==> flow/design.v <==
module div_d(
    clk,
    rst_n,
    M,
    Q,
    start,
    done,
    result_r,
    result_p
);
input clk,rst_n,start;
input signed [47:0] M,Q;
wire signed [47:0] si_M,si_Q;
output signed[47:0] result_r,result_p;
wire valid;
reg signed[97:0] total_Q;
reg [7:0] count;
output reg done;
wire r_done;
assign si_M=(valid==1'b1)?0:(M[47]==1)?~M+1:M;
assign si_Q=(valid==1'b1)?0:(Q[47]==1)?~Q+1:Q;
always @ (posedge clk or negedge rst_n)
begin
    if(!rst_n)
    begin   
        count <= 49;
    end
    else
    begin
        if (start ==1)
            count <= 49;
        else if(count<50 && count>0)
            count <= count-1'b1; 
    end
end
wire signed[97:0] a,sh_l;
always @ (posedge clk or negedge rst_n)
begin
    if(!rst_n)
    begin
        total_Q<=0;
    end
    else
        begin
        if(start==1)
        begin
            total_Q<={50'b0,si_Q};
        end
        else if (count<50 && count>0)
        begin
            if(a[97]==1'b1)
            begin
                total_Q<={sh_l[97:1],1'b0};
            end
            else
                total_Q<={a[97:1],1'b1};
        end
    end
end
assign sh_l={total_Q[96:0],1'b0};
assign a={sh_l[97:49]+(~si_M+1),sh_l[48:0]};
assign result_r=(count!=0)?0:
                ((Q[47]==0 && M[47]==0)||(Q[47]==0 && M[47]==1))?total_Q[96:49]:
                ((Q[47]==1 && M[47]==1)||(Q[47]==1 && M[47]==0))?~(total_Q[96:49])+1:0;
assign result_p=(count!=0)?0:
                ((Q[47]==1 && M[47]==1)||(Q[47]==0 && M[47]==0))?total_Q[47:0]:
                ((Q[47]==1 && M[47]==0)||(Q[47]==0 && M[47]==1))?~(total_Q[47:0])+1:0;
assign valid=(count!=0||start==1'b1)?1'b0:1'b1;
assign r_done = (count == 1) ? 1'b1 :1'b0;
always @ (posedge clk or negedge rst_n) begin
	if (!rst_n)
		done <= 1'b0;
	else
		done <= r_done;
end
endmodule 
`timescale 1ps/1ps
module K_alu #(
	parameter DW_1 = 48,
	parameter INT_1 = 0,
	parameter DW_2 = 48,
	parameter INT_2 = 0,
	parameter DW_B = 24,
	parameter INT_B = 0
)
(
	clk,
	n_rst,
	start,
	k1_up,
	k2_up,
	k_bottom,
	k_1,
	k_2,
	div_done
);
	parameter SIGN = 1;
	parameter D_WIDTH = 24;
	parameter FLT_1 = DW_1 - INT_1 - SIGN;  
	parameter FLT_2 = DW_2 - INT_2 - SIGN;  
	parameter FLT_B = DW_B - INT_B - SIGN;  
	input				clk, n_rst, start;
	input [DW_1-1:0]	k1_up;		 
	input [DW_2-1:0]	k2_up;		 
	input [DW_B-1:0]	k_bottom;	 
	output [D_WIDTH-1:0] k_1;		 
	output [D_WIDTH-1:0] k_2;		 
	output div_done;
	wire [47:0] t_k_bottom;		 
	wire [47:0] t_k_1;			 
	wire [47:0] t_k_2;			 
assign t_k_bottom = {k_bottom[23],{24{k_bottom[23]}},k_bottom[22:0]};
wire done_k1, done_k2;
div_d u_div_k_1(
    .clk(clk),
    .rst_n(n_rst),
    .M(t_k_bottom),
    .Q(k1_up),
    .start(start),
    .done(done_k1),
    .result_r(),
    .result_p(t_k_1)
);
div_d u_div_k_2(
    .clk(clk),
    .rst_n(n_rst),
    .M(t_k_bottom),
    .Q(k2_up),
    .start(start),
    .done(done_k2),
    .result_r(),
    .result_p(t_k_2)
);
wire [D_WIDTH-1:0] k_1_data;
assign k_1_data = {t_k_1[47],t_k_1[26:4]};
wire [D_WIDTH-1:0] k_2_data;
assign k_2_data = {t_k_2[47],t_k_2[23:1]};
assign k_1 = k_1_data;
assign k_2 = k_2_data;
assign div_done = ((done_k1 == 1'b1) && (done_k2 == 1'b1)) ? 1'b1 : 1'b0;
endmodule
Step by step through the tools: K_alu
Tool output for the design above, in the order of the flow.
Line numbers count from 1 in the design file above.
Operators: Yosys type, input widths -> output width; for muxes data width and select width s.
{ "inputs": {"top": "K_alu", "clk_port": "clk", "library": "sky130hd", "corner": "tt_025C_1v80"} }

Elaborated design
Counts by Yosys on the flattened word-level netlist (proc, flatten, opt, wreduce; memories kept). Register bits leave out memories and registers merged into their read ports (data or address). Print and check cells are left out. Cells with the same type and inputs are merged into one.
{ "classes": {"n_addsub": 11, "cmp": 4, "equal": 2, "n_mux": 26, "bitwise": 10, "n_reduce_logical": 21} }
{ "ops": {"columns": ["operator", "count"], "rows": [
  ["$mux 48", 13],
  ["$mux 97", 6],
  ["$not 48->48", 4],
  ["$add 48x2->48 const B", 3],
  ["$not 48->49", 2],
  ["$add 49x1->49 const B", 2],
  ["$add 49x49->49", 2],
  ["$add 48x1->48 const B", 2],
  ["$not 24->48", 1],
  ["$mux 8", 4],
  ["$sub 8x1->8 const B", 2],
  ["$gt 8x1->1 const B", 2],
  ["$eq 8x1->1 const B", 2],
  ["$lt 8x6->1 const B", 2],
  ["$reduce_bool 8->1", 2],
  ["$logic_and 1x1->1", 11],
  ["$logic_or 1x1->1", 6],
  ["$reduce_bool 2->1", 2],
  ["$not 1->1", 3],
  ["$mux 1", 3]
]} }
{ "bits": {"register_bits": 212, "inputBits": 123, "elab_cells": 80} }

Logic depth
Depth = most cells in a row (Yosys ltp): at word level without a register or memory, in the mapped netlist without a sequential cell, where the memories' decode and read muxes count.
{ "logic_depth": {"ltp_word": 10, "ABC_AREA": 0, "ltp_mapped": 23} }

Synthesis result
The flow's flattened synthesis, as Yosys stat reports it; memories are mapped. The netlist is that of the ABC_AREA named above (0 if unset); the other value can give another one.
Totals and module areas in this step are rounded.
{ "synth_totals": {"stdcells": 2455, "area_um2": 19000, "seq_area_um2": 5300, "ffs": 212, "buffers": 139} }
{ "types": {"columns": ["type", "count", "type_area_um2"], "rows": [
  ["sky130_fd_sc_hd__dfrtp_1", 206, 5.15E+03],
  ["sky130_fd_sc_hd__nand2_1", 419, 1.57E+03],
  ["sky130_fd_sc_hd__xnor2_1", 163, 1.43E+03],
  ["sky130_fd_sc_hd__ha_1", 106, 1.33E+03],
  ["sky130_fd_sc_hd__o21ai_0", 191, 955.917],
  ["sky130_fd_sc_hd__nor2_1", 220, 825.792],
  ["sky130_fd_sc_hd__a21oi_1", 157, 785.754],
  ["sky130_fd_sc_hd__xor2_1", 83, 726.947],
  ["sky130_fd_sc_hd__mux2i_1", 72, 720.691],
  ["sky130_fd_sc_hd__a311oi_1", 56, 490.47],
  ["sky130_fd_sc_hd__clkbuf_1", 113, 424.157],
  ["sky130_fd_sc_hd__a21o_1", 46, 345.331],
  ["sky130_fd_sc_hd__o31ai_1", 37, 277.766],
  ["sky130_fd_sc_hd__a31oi_1", 41, 256.496],
  ["sky130_fd_sc_hd__nor4_1", 38, 237.728],
  ["sky130_fd_sc_hd__o41ai_1", 25, 218.96],
  ["sky130_fd_sc_hd__nand4_1", 31, 193.936],
  ["sky130_fd_sc_hd__or3_1", 30, 187.68]
]} }
Not listed: further types 51, cells in them 421.
By module: a second synthesis without flattening, with its own total; a netlist apart from the flattened one above.
{ "unflattened": {"hier_cells": 3335, "hier_area_um2": 25000} }
Rows give one instance, submodules left out.
{ "by_module": {"columns": ["mod", "instances", "n_cells", "area_um2", "seq_area_um2"], "rows": [
  ["div_d", 2, 1667, 13000, 2700],
  ["K_alu", 1, 1, 6.3, 0.0]
]} }

Path before layout
Source: OpenSTA report_checks on the synthesized netlist (no wires, ideal clock, input and output delay 20% of the period each), path of least setup slack; recovery checks are left aside. Register names are those of the netlist, which keeps one name where synthesis merged equal registers.
{ "synth_timing": {"path_type": "input -> register", "from": "input port k_bottom[1]", "to": "register u_div_k_1.total_Q[50]", "period_ps": 7720, "input_delay_ps": 1544, "setup_ps": 99, "t_arrival_ps": 6624, "path_slack_ps": 996, "delay_ps": 5179, "stages": 23, "n_path_buf": 2, "synth_period_reached_ps": 6724} }
"delay_ps" is the arrival time less input delay plus setup time.
"stages" counts driving pins, that of a launching flip-flop among them; a cell with two outputs on the path counts twice.
"synth_period_reached_ps" = period - worst setup slack (recovery checks aside). The figure is calculated, with input and output delays left at 20% of the set period.
The rows between start and end are the longest chain of elaborated cells between them; the timing report does not say that the signal goes this way. Where chains are equally long, one stands for them.
A line is the first line of the expression or statement that the cell stems from. Yosys adds cells for indexed reads and writes and turns some case tables into memories.
A register here has more assigning lines than the two given.
{ "synth_via": {"path_cell_list": "sky130_fd_sc_hd__or2_2 -> sky130_fd_sc_hd__or4_1 -> sky130_fd_sc_hd__or2_2 -> sky130_fd_sc_hd__or3_1 -> sky130_fd_sc_hd__or2_2 -> sky130_fd_sc_hd__inv_1 -> sky130_fd_sc_hd__nand2_1 -> sky130_fd_sc_hd__o31ai_1 -> sky130_fd_sc_hd__xnor2_1 -> sky130_fd_sc_hd__nand2_1 -> sky130_fd_sc_hd__ha_1 -> sky130_fd_sc_hd__a21oi_1 -> sky130_fd_sc_hd__o211ai_1 -> sky130_fd_sc_hd__a21boi_0 -> sky130_fd_sc_hd__a21oi_1 -> sky130_fd_sc_hd__a211oi_1 -> sky130_fd_sc_hd__o21ai_0 -> sky130_fd_sc_hd__o31ai_1 -> sky130_fd_sc_hd__or2_2 -> sky130_fd_sc_hd__buf_2 -> sky130_fd_sc_hd__buf_1 -> sky130_fd_sc_hd__nand2_1 -> sky130_fd_sc_hd__a311oi_1", "elab_chain_cells": 10, "cells_between": 10, "cone_lines": 5} }
{ "synth_lines": {"columns": ["element", "line_no", "text"], "rows": [
  ["from (decl)", 105, "input [DW_B-1:0] k_bottom;"],
  ["$not 24->48", 20, "assign si_M=(valid==1'b1)?0:(M[47]==1)?~M+1:M;"],
  ["$add 48x2->48", 20, null],
  ["$mux 48 (2 in a row)", 20, null],
  ["$not 48->49", 61, "assign a={sh_l[97:49]+(~si_M+1),sh_l[48:0]};"],
  ["$add 49x1->49", 61, null],
  ["$add 49x49->49", 61, null],
  ["$mux 97", 51, "if(a[97]==1'b1)"],
  ["$mux 97", 49, "else if (count<50 && count>0)"],
  ["$mux 97", 45, "if(start==1)"],
  ["to (assign)", 47, "total_Q<={50'b0,si_Q};"],
  ["to (assign)", 53, "total_Q<={sh_l[97:1],1'b0};"],
  ["to (decl)", 16, "reg signed[97:0] total_Q;"]
]} }

Worst path after layout
Path of least setup slack in the final report of job 1 (OpenROAD, finished layout, wires in). Where an end is a register, its clock arrival counts in the times.
The path's times are printed in steps of 10 ps; the period is the one set.
{ "layout_timing": {"path_type": "input -> register", "from": "input port k_bottom[1]", "to": "register u_div_k_1.total_Q[66]", "period_ps": 7010, "input_delay_ps": 1400, "setup_ps": 100, "t_arrival_ps": 6920, "path_slack_ps": 530, "stages": 26, "n_path_buf": 5} }
The rows between start and end are the longest chain of elaborated cells between them; the timing report does not say that the signal goes this way. Where chains are equally long, one stands for them.
A register here has more assigning lines than the two given.
{ "layout_via": {"path_cell_list": "sky130_fd_sc_hd__clkdlybuf4s50_1 -> sky130_fd_sc_hd__or2_2 -> sky130_fd_sc_hd__or4_1 -> sky130_fd_sc_hd__or2_2 -> sky130_fd_sc_hd__or3_1 -> sky130_fd_sc_hd__or2_2 -> sky130_fd_sc_hd__inv_1 -> sky130_fd_sc_hd__nand2_1 -> sky130_fd_sc_hd__o31ai_1 -> sky130_fd_sc_hd__xnor2_1 -> sky130_fd_sc_hd__nand2_1 -> sky130_fd_sc_hd__ha_1 -> sky130_fd_sc_hd__buf_4 -> sky130_fd_sc_hd__nand2_1 -> sky130_fd_sc_hd__nor2_1 -> sky130_fd_sc_hd__o211ai_1 -> sky130_fd_sc_hd__a211oi_1 -> sky130_fd_sc_hd__a211oi_2 -> sky130_fd_sc_hd__o21ai_0 -> sky130_fd_sc_hd__o31ai_2 -> sky130_fd_sc_hd__buf_4 -> sky130_fd_sc_hd__nor2_2 -> sky130_fd_sc_hd__buf_4 -> sky130_fd_sc_hd__buf_12 -> sky130_fd_sc_hd__nand2_1 -> sky130_fd_sc_hd__a311oi_1", "elab_chain_cells": 10, "cells_between": 10, "cone_lines": 5} }
{ "layout_lines": {"columns": ["element", "line_no", "text"], "rows": [
  ["from (decl)", 105, "input [DW_B-1:0] k_bottom;"],
  ["$not 24->48", 20, "assign si_M=(valid==1'b1)?0:(M[47]==1)?~M+1:M;"],
  ["$add 48x2->48", 20, null],
  ["$mux 48 (2 in a row)", 20, null],
  ["$not 48->49", 61, "assign a={sh_l[97:49]+(~si_M+1),sh_l[48:0]};"],
  ["$add 49x1->49", 61, null],
  ["$add 49x49->49", 61, null],
  ["$mux 97", 51, "if(a[97]==1'b1)"],
  ["$mux 97", 49, "else if (count<50 && count>0)"],
  ["$mux 97", 45, "if(start==1)"],
  ["to (assign)", 47, "total_Q<={50'b0,si_Q};"],
  ["to (assign)", 53, "total_Q<={sh_l[97:1],1'b0};"],
  ["to (decl)", 16, "reg signed[97:0] total_Q;"]
]} }

Add stored flow runs of K_alu

Below are 2 stored runs of the flow (Yosys, OpenROAD; platform sky130hd) on K_alu, each with its settings and what was measured, unordered. Constraints: input delay and output delay 20% of the set period each, output load 0.01 pF.
"achieved_period_ps" is the run's clock period less its worst setup slack. It is reckoned from that one timing run; input and output delays stay at 20% of the period that was set.
"worstPathTime_ps" means the part of the period allowed to the worst setup path (the constraints hold back 20% at inputs and 20% at outputs) less its slack; where the path has registers, the arrival times of their clocks count too.
"fin_power_mw": no workload was simulated; the value follows from the tool's default switching activity.
"worstPathTime_ps" is given in steps of 10 ps.
Values from the reports are rounded here.
[
  {
    "run": "job 1",
    "settings": { "period_ns": 7.01, "CORE_UTILIZATION": 67, "CAP_MARGIN": 20, "CORE_MARGIN": 2, "SLEW_MARGIN": 20 },
    "results": { "timing.setup.ws_ps": 530, "post_route_stdcell_area_um2": 22000, "fin_power_mw": 8.2, "yosys.chip_area_um2": 19000, "fin_util_frac": 0.8, "worstPathTime_ps": 5080, "worstPathKind": "input -> register", "achieved_period_ps": 6483, "tns_ps": 0, "design_die_area_um2": 30000 }
  },
  {
    "run": "job 2",
    "settings": { "period_ns": 4.86, "CORE_UTILIZATION": 41, "HOLD_SLACK_MARGIN": 0.15, "ABC_AREA": 1, "GPL_TIMING_DRIVEN": 0, "GPL_ROUTABILITY_DRIVEN": 1, "CTS_CLUSTER_DIAMETER": 239, "SLEW_MARGIN": 25, "CAP_MARGIN": 20, "CORE_MARGIN": 2 },
    "results": { "timing.setup.ws_ps": 160, "post_route_stdcell_area_um2": 28000, "fin_power_mw": 11, "yosys.chip_area_um2": 24000, "fin_util_frac": 0.49, "worstPathTime_ps": 2760, "worstPathKind": "input -> output", "achieved_period_ps": 4704, "tns_ps": 0, "design_die_area_um2": 60000 }
  }
]
