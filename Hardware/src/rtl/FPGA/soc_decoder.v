==> flow/design.v <==
`timescale 1ps/1ps
module soc_decoder (
    clk,
    n_rst,
    soc_int,
    soc_int_fnd
);
    input clk;
    input n_rst;
    input [6:0] soc_int;
    output [7:0] soc_int_fnd;
reg [3:0] soc_fnd_10, soc_fnd_1;
always @(posedge clk or negedge n_rst) begin
    if (!n_rst) begin
        soc_fnd_10 <= 4'h0;
        soc_fnd_1 <= 4'h0;
    end
    else begin
        if (soc_int == 7'h64) begin  
            soc_fnd_10 <= 4'ha;
            soc_fnd_1 <= 4'h0;
        end
        else if ((soc_int <= 7'h63) && (soc_int >= 7'h5a)) begin  
            soc_fnd_10 <= 4'h9;
            soc_fnd_1 <= soc_int - 7'h5a;
        end
        else if ((soc_int <= 7'h59) && (soc_int >= 7'h50)) begin  
            soc_fnd_10 <= 4'h8;
            soc_fnd_1 <= soc_int - 7'h50;
        end
        else if ((soc_int <= 7'h4f) && (soc_int >= 7'h46)) begin  
            soc_fnd_10 <= 4'h7;
            soc_fnd_1 <= soc_int - 7'h46;
        end
        else if ((soc_int <= 7'h45) && (soc_int >= 7'h3c)) begin  
            soc_fnd_10 <= 4'h6;
            soc_fnd_1 <= soc_int - 7'h3c;
        end
        else if ((soc_int <= 7'h3b) && (soc_int >= 7'h32)) begin  
            soc_fnd_10 <= 4'h5;
            soc_fnd_1 <= soc_int - 7'h32;
        end
        else if ((soc_int <= 7'h31) && (soc_int >= 7'h28)) begin  
            soc_fnd_10 <= 4'h4;
            soc_fnd_1 <= soc_int - 7'h28;
        end
        else if ((soc_int <= 7'h27) && (soc_int >= 7'h1e)) begin  
            soc_fnd_10 <= 4'h3;
            soc_fnd_1 <= soc_int - 7'h1e;
        end
        else if ((soc_int <= 7'h1d) && (soc_int >= 7'h14)) begin  
            soc_fnd_10 <= 4'h2;
            soc_fnd_1 <= soc_int - 7'h14;
        end
        else if ((soc_int <= 7'h13) && (soc_int >= 7'h0a)) begin  
            soc_fnd_10 <= 4'h1;
            soc_fnd_1 <= soc_int - 7'h0a;
        end
        else if ((soc_int <= 7'h09) && (soc_int >= 7'h00)) begin  
            soc_fnd_10 <= 4'h0;
            soc_fnd_1 <= soc_int - 7'h00;
        end
        else begin
            soc_fnd_10 <= 4'h0;
            soc_fnd_1 <= 4'h0;
        end
    end
end
assign soc_int_fnd = {soc_fnd_10,soc_fnd_1};
endmodule
-- From RTL to reports: soc_decoder
The steps from the RTL of soc_decoder to its reports follow in flow order.
Line numbers count from 1 in the design file above.
Operators carry their Yosys type and port widths (W data, S select, Z words).
Cell names lack the library's common part.
A cell with - has no value.
- design top: soc_decoder
- clock port: clk
- library: sky130hd
- library corner: tt_025C_1v80

-- After elaboration
Yosys after proc, flatten, opt, wreduce and memory -nomap, before mapping. Enables and synchronous resets that opt folds into registers are not counted as muxes. Memory bits, and registers merged into a memory's read port (data or address), are not among the register bits. Print and check cells are not counted.
- register bits after elaboration at 8
- input port bits: 9
- output and inout port bits: 8
- elaborated cells at 63
- $add $sub $neg: 9
- $lt $le $gt $ge: 20
- equal/unequal tests at 1
- multiplexer cells: 21
- reduce/logical cells at 10
- operators by type and width (kind ; count):
    $mux W4 ; 14
    $le A7 B7 Y1 const B ; 4
    $ge A7 B6 Y1 const B ; 3
    $le A7 B6 Y1 const B ; 3
    $ge A7 B7 Y1 const B ; 3
    $sub A4 B4 Y4 const B ; 5
    $ge A7 B5 Y1 const B ; 2
    $le A7 B5 Y1 const B ; 2
    $mux W3 ; 4
    $logic_and A1 B1 Y1 ; 10
    $sub A4 B3 Y4 const B ; 2
    $ge A7 B1 Y1 const B ; 1
    $ge A7 B4 Y1 const B ; 1
    $le A7 B4 Y1 const B ; 1
    $eq A7 B7 Y1 const B ; 1
    $sub A4 B1 Y4 const B ; 1
    $sub A4 B2 Y4 const B ; 1
    $mux W2 ; 2
    $mux W1 ; 1

-- Longest topological paths
Longest topological path by Yosys (ltp), each cell counted once; first at word level (registers and memories cut), then after technology mapping (sequential cells cut; the memories' decode and read muxes count).
- depth after elaboration: 13
- noted ABC_AREA: 0
- noted mapped depth: 9
- noted gate-level depth less buffers: 8

-- After synthesis
Yosys stat after the flow's synthesis: flattened, memories mapped to cells. It holds for the ABC_AREA given above (unset counts as 0); a run with the other value may have another netlist.
Totals and module areas in this step are rounded.
- standard cells after synthesis at 168
- cell area after synthesis at 1280 µm²
- sequential area: 200 µm²
- mapped flip-flops at 8
- buffers at 10
- cell types (type ; count):
    dfrtp_1 ; 8
    ha_1 ; 9
    a21oi_1 ; 14
    nand3b_1 ; 7
    nand3_1 ; 9
    nor2_1 ; 12
    o31ai_1 ; 6
    nor2b_1 ; 7
    nand2_1 ; 11
    buf_2 ; 7
    a2111oi_2 ; 2
    inv_1 ; 8
    nor3_1 ; 5
    o21ai_1 ; 5
    a21o_1 ; 3
    a32o_1 ; 2
    nor4bb_1 ; 2
    a31oi_1 ; 3
Not listed: further types 36, cells in them 48.

-- Path before layout
OpenSTA on the mapped netlist: ideal clock, no wires. The path of least setup slack (recovery checks aside). Input and output delay are each 20% of the period. Register names are those of the netlist, which keeps one name where synthesis merged equal registers.
- path type: input port to flip-flop
- start point: in soc_int[2]
- end point: reg soc_fnd_1[1]
- clock period at 3.41 ns
- noted external input delay: 0.682 ns
- noted setup time: 0.128 ns
- noted arrival time: 2.606 ns
- noted path slack: 0.677 ns
- path delay at 2.052 ns
- noted stages on the path: 9
- buffers on the path: 1
- noted synthesis period reached: 2.733 ns
"path delay" = arrival - input delay + setup time.
"stages on the path": output pins that drive a net of the path, with the launching flip-flop's if there is one; two outputs of one cell count as two.
"synthesis period reached" = period - worst setup slack (recovery checks aside). The figure is calculated, with input and output delays left at 20% of the set period.
Between the ends stands the longest chain of elaborated cells between them, by number of cells; it is not shown to be the way that was timed. Of several equally long chains one is given.
Each line given opens the expression or statement behind the cell; cells for indexed reads and writes are added by Yosys, which also makes memories of some case tables.
At most two assigning lines are given for a register; there are more.
- cells stage by stage: clkbuf_1 inv_1 ha_1 nor2b_1 a2111oi_2 a311oi_2 o31ai_1 a221oi_2 mux2_1
- cells in the longest elaborated chain at 13
- elaborated cells between the ends (all ways) at 42
- source lines of those cells: 11
- those cells by class: 20 x compare; 1 x eq/ne; 11 x mux; 10 x reduce/logical
- RTL lines, path post-synthesis (item ; RTL line ; RTL):
    start: declaration ; 10 ; input [6:0] soc_int;
    $le A7 B4 Y1 ; 59 ; else if ((soc_int <= 7'h09) && (soc_int >= 7'h00)) begin
    $logic_and A1 B1 Y1 ; 59 ;
    $mux W4 ; 59 ;
    $mux W4 ; 55 ; else if ((soc_int <= 7'h13) && (soc_int >= 7'h0a)) begin
    $mux W4 ; 51 ; else if ((soc_int <= 7'h1d) && (soc_int >= 7'h14)) begin
    $mux W4 ; 47 ; else if ((soc_int <= 7'h27) && (soc_int >= 7'h1e)) begin
    $mux W4 ; 43 ; else if ((soc_int <= 7'h31) && (soc_int >= 7'h28)) begin
    $mux W4 ; 39 ; else if ((soc_int <= 7'h3b) && (soc_int >= 7'h32)) begin
    $mux W4 ; 35 ; else if ((soc_int <= 7'h45) && (soc_int >= 7'h3c)) begin
    $mux W4 ; 31 ; else if ((soc_int <= 7'h4f) && (soc_int >= 7'h46)) begin
    $mux W4 ; 27 ; else if ((soc_int <= 7'h59) && (soc_int >= 7'h50)) begin
    $mux W4 ; 23 ; else if ((soc_int <= 7'h63) && (soc_int >= 7'h5a)) begin
    $mux W4 ; 19 ; if (soc_int == 7'h64) begin
    end: assignment ; 25 ; soc_fnd_1 <= soc_int - 7'h5a;
    end: assignment ; 29 ; soc_fnd_1 <= soc_int - 7'h50;
    end: declaration ; 12 ; reg [3:0] soc_fnd_10, soc_fnd_1;

-- Path in the finished layout
Path of least setup slack in the final report of flow run A (OpenROAD, finished layout, wires in). Where an end is a register, its clock arrival counts in the times.
- path type: input port to flip-flop
- start point: in soc_int[2]
- end point: reg soc_fnd_1[1]
- clock period at 4.5 ns
- noted external input delay: 0.90 ns
- noted setup time: 0.12 ns
- noted arrival time: 3.71 ns
- noted path slack: 0.93 ns
- noted stages on the path: 9
- buffers on the path: 1
Between the ends stands the longest chain of elaborated cells between them, by number of cells; it is not shown to be the way that was timed. Of several equally long chains one is given.
At most two assigning lines are given for a register; there are more.
- cells stage by stage: clkdlybuf4s50_1 inv_1 ha_1 a21bo_1 nor2_1 o221a_2 o31ai_1 a221oi_2 mux2_1
- cells in the longest elaborated chain at 13
- elaborated cells between the ends (all ways) at 42
- source lines of those cells: 11
- those cells by class: 20 x compare; 1 x eq/ne; 11 x mux; 10 x reduce/logical
- RTL lines, path post-layout (item ; RTL line ; RTL):
    start: declaration ; 10 ; input [6:0] soc_int;
    $le A7 B4 Y1 ; 59 ; else if ((soc_int <= 7'h09) && (soc_int >= 7'h00)) begin
    $logic_and A1 B1 Y1 ; 59 ;
    $mux W4 ; 59 ;
    $mux W4 ; 55 ; else if ((soc_int <= 7'h13) && (soc_int >= 7'h0a)) begin
    $mux W4 ; 51 ; else if ((soc_int <= 7'h1d) && (soc_int >= 7'h14)) begin
    $mux W4 ; 47 ; else if ((soc_int <= 7'h27) && (soc_int >= 7'h1e)) begin
    $mux W4 ; 43 ; else if ((soc_int <= 7'h31) && (soc_int >= 7'h28)) begin
    $mux W4 ; 39 ; else if ((soc_int <= 7'h3b) && (soc_int >= 7'h32)) begin
    $mux W4 ; 35 ; else if ((soc_int <= 7'h45) && (soc_int >= 7'h3c)) begin
    $mux W4 ; 31 ; else if ((soc_int <= 7'h4f) && (soc_int >= 7'h46)) begin
    $mux W4 ; 27 ; else if ((soc_int <= 7'h59) && (soc_int >= 7'h50)) begin
    $mux W4 ; 23 ; else if ((soc_int <= 7'h63) && (soc_int >= 7'h5a)) begin
    $mux W4 ; 19 ; if (soc_int == 7'h64) begin
    end: assignment ; 25 ; soc_fnd_1 <= soc_int - 7'h5a;
    end: assignment ; 29 ; soc_fnd_1 <= soc_int - 7'h50;
    end: declaration ; 12 ; reg [3:0] soc_fnd_10, soc_fnd_1;

## Implementation results

Design soc_decoder on sky130hd. What follows are 2 stored runs of the flow, each under its own settings; their order means nothing. The constraints put input and output delay at 20% of the set period each and load the outputs with 0.01 pF.
By "time on the worst setup path" is meant the share of the clock period that the worst setup path is allowed (20% is reserved at inputs, 20% at outputs), minus its slack. Clock arrival times at its registers enter into it.
By "power consumption" is meant OpenSTA's value without simulated activity: inputs other than the clock are taken to toggle once in ten clock periods, and the tool carries that through the logic.
Results are given in rounded form.

Flow run A
Settings were period_ns = 4.5; CORE_UTILIZATION = 40; SETUP_SLACK_MARGIN = 0.33; CORE_MARGIN = 10; CELL_PAD_IN_SITES_GLOBAL_PLACEMENT = 0; TNS_END_PERCENT = 25; GPL_ROUTABILITY_DRIVEN = 1; CTS_CLUSTER_SIZE = 10; CAP_MARGIN = 0; SLEW_MARGIN = 40; MAX_ROUTING_LAYER = met5
- die outline area: 5,850 µm²
- lowest setup slack: 0.927 ns
- power consumption at 0.272 mW
- time on the worst setup path at 2.67 ns
- worst setup path kind: input port to flip-flop
- utilization in the final report: 0.482
- noted the mapped cell area after synthesis: 1,280 µm²

Flow run B
Settings were period_ns = 4.25; CORE_UTILIZATION = 65; SETUP_SLACK_MARGIN = -0.29; PLACE_DENSITY = 0.43; HOLD_SLACK_MARGIN = 0.09; CELL_PAD_IN_SITES_DETAIL_PLACEMENT = 2; ABC_AREA = 1; GPL_TIMING_DRIVEN = 1; CTS_CLUSTER_SIZE = 93; SLEW_MARGIN = 30; MAX_ROUTING_LAYER = met4; CAP_MARGIN = 20; CORE_MARGIN = 2
- stopped before the end: placement reported DPL-0033
